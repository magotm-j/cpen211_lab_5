==> flow/design.v <==
module fsm_synth(	input logic MATCH, RESETN, clk, ENTER,
						output logic ps, 
						output logic save);
	enum int unsigned { OPEN=0, WAIT_TO_LOCK=1, LOCKED=2, WAIT_TO_OPEN=3}
		present_state, next_state;
	always_comb begin  
		case(present_state)
			OPEN: begin
				ps = 1'b0;
				save = 1'b0;
			end
			WAIT_TO_LOCK: begin
				ps = 1'b0;
				save = 1'b1;
			end
			LOCKED: begin
				ps = 1'b1;
				save = 1'b0;
			end
			WAIT_TO_OPEN: begin
				ps = 1'b1;
				save = 1'b1;
			end
			default: begin
				ps = 1'b0;
				save = 1'b0;
			end
		endcase
	end
	always_comb begin  
		next_state = present_state;
		case(present_state)
			OPEN: begin
				if(!ENTER) next_state = WAIT_TO_LOCK;
			end
			WAIT_TO_LOCK: begin
				if(ENTER) next_state = LOCKED;
			end
			LOCKED: begin
				 if(!ENTER & MATCH) next_state = WAIT_TO_OPEN;
			end
			WAIT_TO_OPEN: begin
				if(ENTER) next_state = OPEN;
			end
		endcase
	end
	always_ff @(posedge clk) begin  
		if( ~RESETN )
			present_state <= OPEN;
		else
			present_state <= next_state;
	end
endmodule
module safe_synth(	input logic MAX10_CLK1_50,
					input logic [1:0] KEY,
					input logic [9:0] SW,
					output logic [9:0] LEDR,
					output logic [7:0] HEX5,
					output logic [7:0] HEX4,
					output logic [7:0] HEX3,
					output logic [7:0] HEX2,
					output logic [7:0] HEX1,
					output logic [7:0] HEX0 );
	localparam logic[47:0] OPEN = 48'hF7_C0_8C_86_AB_F7;
	localparam logic[47:0] LOCKED = 48'hC7_C0_C6_89_86_C0;
	logic[9:0] s_node, password, attempt;
	logic savePW, saveAT, match, locked;
	logic[1:0] fsm_out;
	always_comb begin
		match = (attempt == password); 
		s_node = SW ^ password;
		LEDR[3:0] = s_node[0] + s_node[1] + s_node[2] + s_node[3] + s_node[4] + s_node[5] + s_node[6] + s_node[7] + s_node[8] + s_node[9]; 
		LEDR[9:8] = fsm_out; 
	end
	assign {HEX5, HEX4, HEX3, HEX2, HEX1, HEX0} = (fsm_out[1]) ? LOCKED : OPEN;
	always_ff @(posedge MAX10_CLK1_50) begin
		if(!KEY[0]) begin
			password <= 10'h0; 
			attempt <= 10'h3FF;
		end
		else begin 
			if(savePW) password <= SW;
			if(saveAT) attempt <= SW;
		end
	end
	fsm_synth f(.MATCH(match), .RESETN(KEY[0]), .clk(MAX10_CLK1_50), .ENTER(KEY[1]), .ps(fsm_out[1]), .save(fsm_out[0]));
	assign savePW = ~fsm_out[0] & ~fsm_out[1];
	assign saveAT = ~fsm_out[0] & fsm_out[1];
endmodule
# --- From RTL to reports: safe_synth ---
# Tool output for the design above, in the order of the flow.
# Lines are those of the file above, counted from 1.
# Library cell names are shortened.
inputs:
  design: "safe_synth"
  clk_port: "MAX10_CLK1_50"
  library: "sky130hd"
  lib_corner: "tt_025C_1v80"

# --- Word-level counts ---
# Source: Yosys, flattened and elaborated, memories not mapped. Widths are those after wreduce. Registers that Yosys merges into a memory's read port (data or address) are not register bits. Print and check cells do not count. Equal cells are merged and count once.
word_totals:
  out_inout_bits: 58
  ff_bits: 52
op_classes:
  reduce_logical: 6
  mux: 8
  eq_ne: 8
  logic: 6
  addsub: 9
ops:
  columns: ["cell", "n"]
  rows:
  - ["case mux 32 bit (select 4 bit)", 1]
  - ["2-to-1 mux 32 bit", 4]
  - ["== test 32 x 2 -> 1 bit (second input constant)", 2]
  - ["2-to-1 mux 46 bit", 1]
  - ["== test 32 x 1 -> 1 bit (second input constant)", 1]
  - ["logical NOT 32 bit", 1]
  - ["adder 4 x 1 -> 4 bit", 6]
  - ["== test 10 bit", 1]
  - ["bitwise XOR 10 bit", 1]
  - ["inequality test 2 bit (second input constant)", 3]
  - ["AND reduction 5 bit", 1]
  - ["OR reduction 2 bit", 2]
  - ["adder 3 x 1 -> 4 bit", 1]
  - ["nonzero test 4 bit", 1]
  - ["AND 1 bit", 3]
  - ["adder 2 x 1 -> 3 bit", 1]
  - ["adder 1 x 1 -> 2 bit", 1]
  - ["NOT 1 bit", 2]
  - ["inequality test 2 x 1 -> 1 bit (second input constant)", 1]
  - ["2-to-1 mux 1 bit", 2]
  - ["logical NOT 1 bit", 1]

# --- Longest topological paths ---
# Yosys ltp: most cells in a row. Word level: on the elaborated netlist, between registers, memories and ports. Mapped: between sequential cells and ports; inverters and the memories' decode and read muxes count.
logic_depth:
  word_depth: 10
  ABC_AREA: 0
  ltp_mapped: 9

# --- Mapped cells and area ---
# The flow's flattened synthesis, as Yosys stat reports it; memories are mapped. The netlist is that of the ABC_AREA named above (0 if unset); the other value can give another one.
types:
  columns: ["cell", "n", "area_total_um2"]
  rows:
  - ["dfxtp_1", 24, 480.461]
  - ["buf_4", 53, 397.882]
  - ["nand2_1", 42, 157.651]
  - ["fa_1", 6, 120.115]
  - ["xor2_1", 12, 105.101]
  - ["a21boi_1", 11, 82.579]
  - ["xnor2_1", 9, 78.826]
  - ["nand3_1", 11, 55.053]
  - ["inv_1", 7, 26.275]
  - ["ha_1", 2, 25.024]
  - ["nor4_2", 2, 25.024]
  - ["nor2_1", 3, 11.261]
  - ["nor2_4", 1, 11.261]
  - ["a21oi_1", 2, 10.01]
  - ["buf_2", 2, 10.01]
  - ["and3b_1", 1, 8.758]
  - ["clkbuf_1", 2, 7.507]
  - ["conb_1", 2, 7.507]
# Not listed: further types 8, cells in them 8.
mapped:
  cells: 200
  n_buf: 57
  ff_cells: 24
  area_um2: 1669.1
# The figures by module come from a second, unflattened synthesis with its own total; it is not the netlist above.
hier_totals:
  hier_cells: 198
  hier_area_um2: 1644.1
# Each row is one instance without its submodules.
by_module:
  columns: ["module", "mod_area_um2", "n_inst", "seq_area_um2", "n_cells"]
  rows:
  - ["safe_synth", 1501.4, 1, 400.4, 182]
  - ["fsm_synth", 142.6, 1, 80.1, 16]

# --- Path before layout ---
# Path of least setup slack by OpenSTA after synthesis, without wires, with an ideal clock, recovery checks aside; 20% of the period is set as input and as output delay. Where synthesis merged equal registers, the netlist keeps one of their names.
synth_timing:
  path_type: "in2out"
  from: "input port SW[1]"
  to: "output port LEDR[2]"
  driving_pins: 9
  arrival_ns: 3.842
  setup_slack_ns: 1.606
  path_delay_ns: 2.480
  clock_period_ns: 6.81
  input_delay_ns: 1.362
  required_ns: 5.448
  t_first_pin_ns: 1.362
  n_path_buf: 0
  period_less_setup_slack_ns: 5.204
# "path_delay_ns" is the arrival time less input delay plus setup time.
# A path that ends at an output port has no setup time.
# "driving_pins": output pins that drive a net of the path, with the launching flip-flop's if there is one; two outputs of one cell count as two.
# "period_less_setup_slack_ns" = period - worst setup slack (recovery checks aside). The figure is calculated, with input and output delays left at 20% of the set period.
# Between the ends stands the longest chain of elaborated cells between them, by number of cells; it is not shown to be the way that was timed. Of several equally long chains one is given.
# A line is the first line of the expression or statement that the cell stems from. Yosys adds cells for indexed reads and writes and turns some case tables into memories.
synth_via:
  path_cell_list: "xnor2_1 fa_1 fa_1 fa_1 inv_1 ha_1 inv_1 fa_1 xor2_1"
  elab_chain_cells: 10
  cells_between: 10
  lines_between: 2
  cone_classes: "add/sub: 9; logic: 1"
synth_rtl:
  columns: ["item", "line_no", "rtl"]
  rows:
  - ["start, declared", 56, "input logic [9:0] SW,"]
  - ["bitwise XOR 10 bit", 71, "s_node = SW ^ password;"]
  - ["adder 1 x 1 -> 2 bit", 72, "LEDR[3:0] = s_node[0] + s_node[1] + s_node[2] + s_node[3] + s_node[4] + s_node[5] + s_node[6] + s_node[7] + s_ ..."]
  - ["adder 2 x 1 -> 3 bit", 72, null]
  - ["adder 3 x 1 -> 4 bit", 72, null]
  - ["adder 4 x 1 -> 4 bit (6 in a row)", 72, null]
  - ["end, declared", 57, "output logic [9:0] LEDR,"]

# --- Path in the finished layout ---
# From the final timing report of flow run 1: the path of least setup slack in the routed layout; clock arrival at registers is part of the times.
layout_timing:
  path_type: "in2out"
  from: "input port SW[7]"
  to: "output port LEDR[1]"
  clock_period_ns: 4.13
  setup_slack_ns: -0.23
  n_path_buf: 2
  required_ns: 3.30
  t_first_pin_ns: 0.83
  arrival_ns: 3.54
  driving_pins: 11
  input_delay_ns: 0.83
# Between the ends stands the longest chain of elaborated cells between them, by number of cells; it is not shown to be the way that was timed. Of several equally long chains one is given.
layout_via:
  path_cell_list: "buf_8 xnor2_4 fa_1 fa_2 fa_1 inv_1 ha_2 inv_2 fa_2 inv_1 buf_2"
  elab_chain_cells: 4
  cells_between: 4
  lines_between: 2
  cone_classes: "add/sub: 3; logic: 1"
layout_rtl:
  columns: ["item", "line_no", "rtl"]
  rows:
  - ["start, declared", 56, "input logic [9:0] SW,"]
  - ["bitwise XOR 10 bit", 71, "s_node = SW ^ password;"]
  - ["adder 4 x 1 -> 4 bit (3 in a row)", 72, "LEDR[3:0] = s_node[0] + s_node[1] + s_node[2] + s_node[3] + s_node[4] + s_node[5] + s_node[6] + s_node[7] + s_ ..."]
  - ["end, declared", 57, "output logic [9:0] LEDR,"]

# safe_synth through Yosys and OpenROAD on sky130hd: 2 stored runs, unordered, with their settings and measured results. The constraints put input and output delay at 20% of the set period each and load the outputs with 0.01 pF.
# "worst_path_ns" means the part of the period allowed to the worst setup path (the constraints hold back 20% at inputs and 20% at outputs) less its slack; where the path has registers, the arrival times of their clocks count too.
# "power.total_uw" rests on the timing tool's default activity at the inputs, not on a simulated workload.
runs:
  - name: "flow run 1"
    settings:
      period_ns: 4.13
      CORE_UTILIZATION: 26
      SETUP_SLACK_MARGIN: -0.04
      PLACE_DENSITY_LB_ADDON: 0.15
      CELL_PAD_IN_SITES_GLOBAL_PLACEMENT: 3
      CTS_CLUSTER_DIAMETER: 226
      CAP_MARGIN: 5
      SLEW_MARGIN: 35
      CORE_MARGIN: 2
    results:
      ys_area_um2: 1669.1
      final_cell_area_um2: 2048.2
      worst_path_ns: 2.71
      critical_path_kind: "in2out"
      final_setup_tns_ns: -0.446
      setup_worst_slack_ns: -0.232
      power.total_uw: 827.2
      die_area_um2: 7076.2
  - name: "flow run 2"
    settings:
      period_ns: 2.89
      CAP_MARGIN: 20
      CORE_MARGIN: 2
      CORE_UTILIZATION: 40
      SLEW_MARGIN: 20
    results:
      ys_area_um2: 1669.1
      final_cell_area_um2: 2159.6
      worst_path_ns: 2.64
      critical_path_kind: "in2out"
      final_setup_tns_ns: -3.019
      setup_worst_slack_ns: -0.907
      power.total_uw: 1319
      die_area_um2: 4705.3
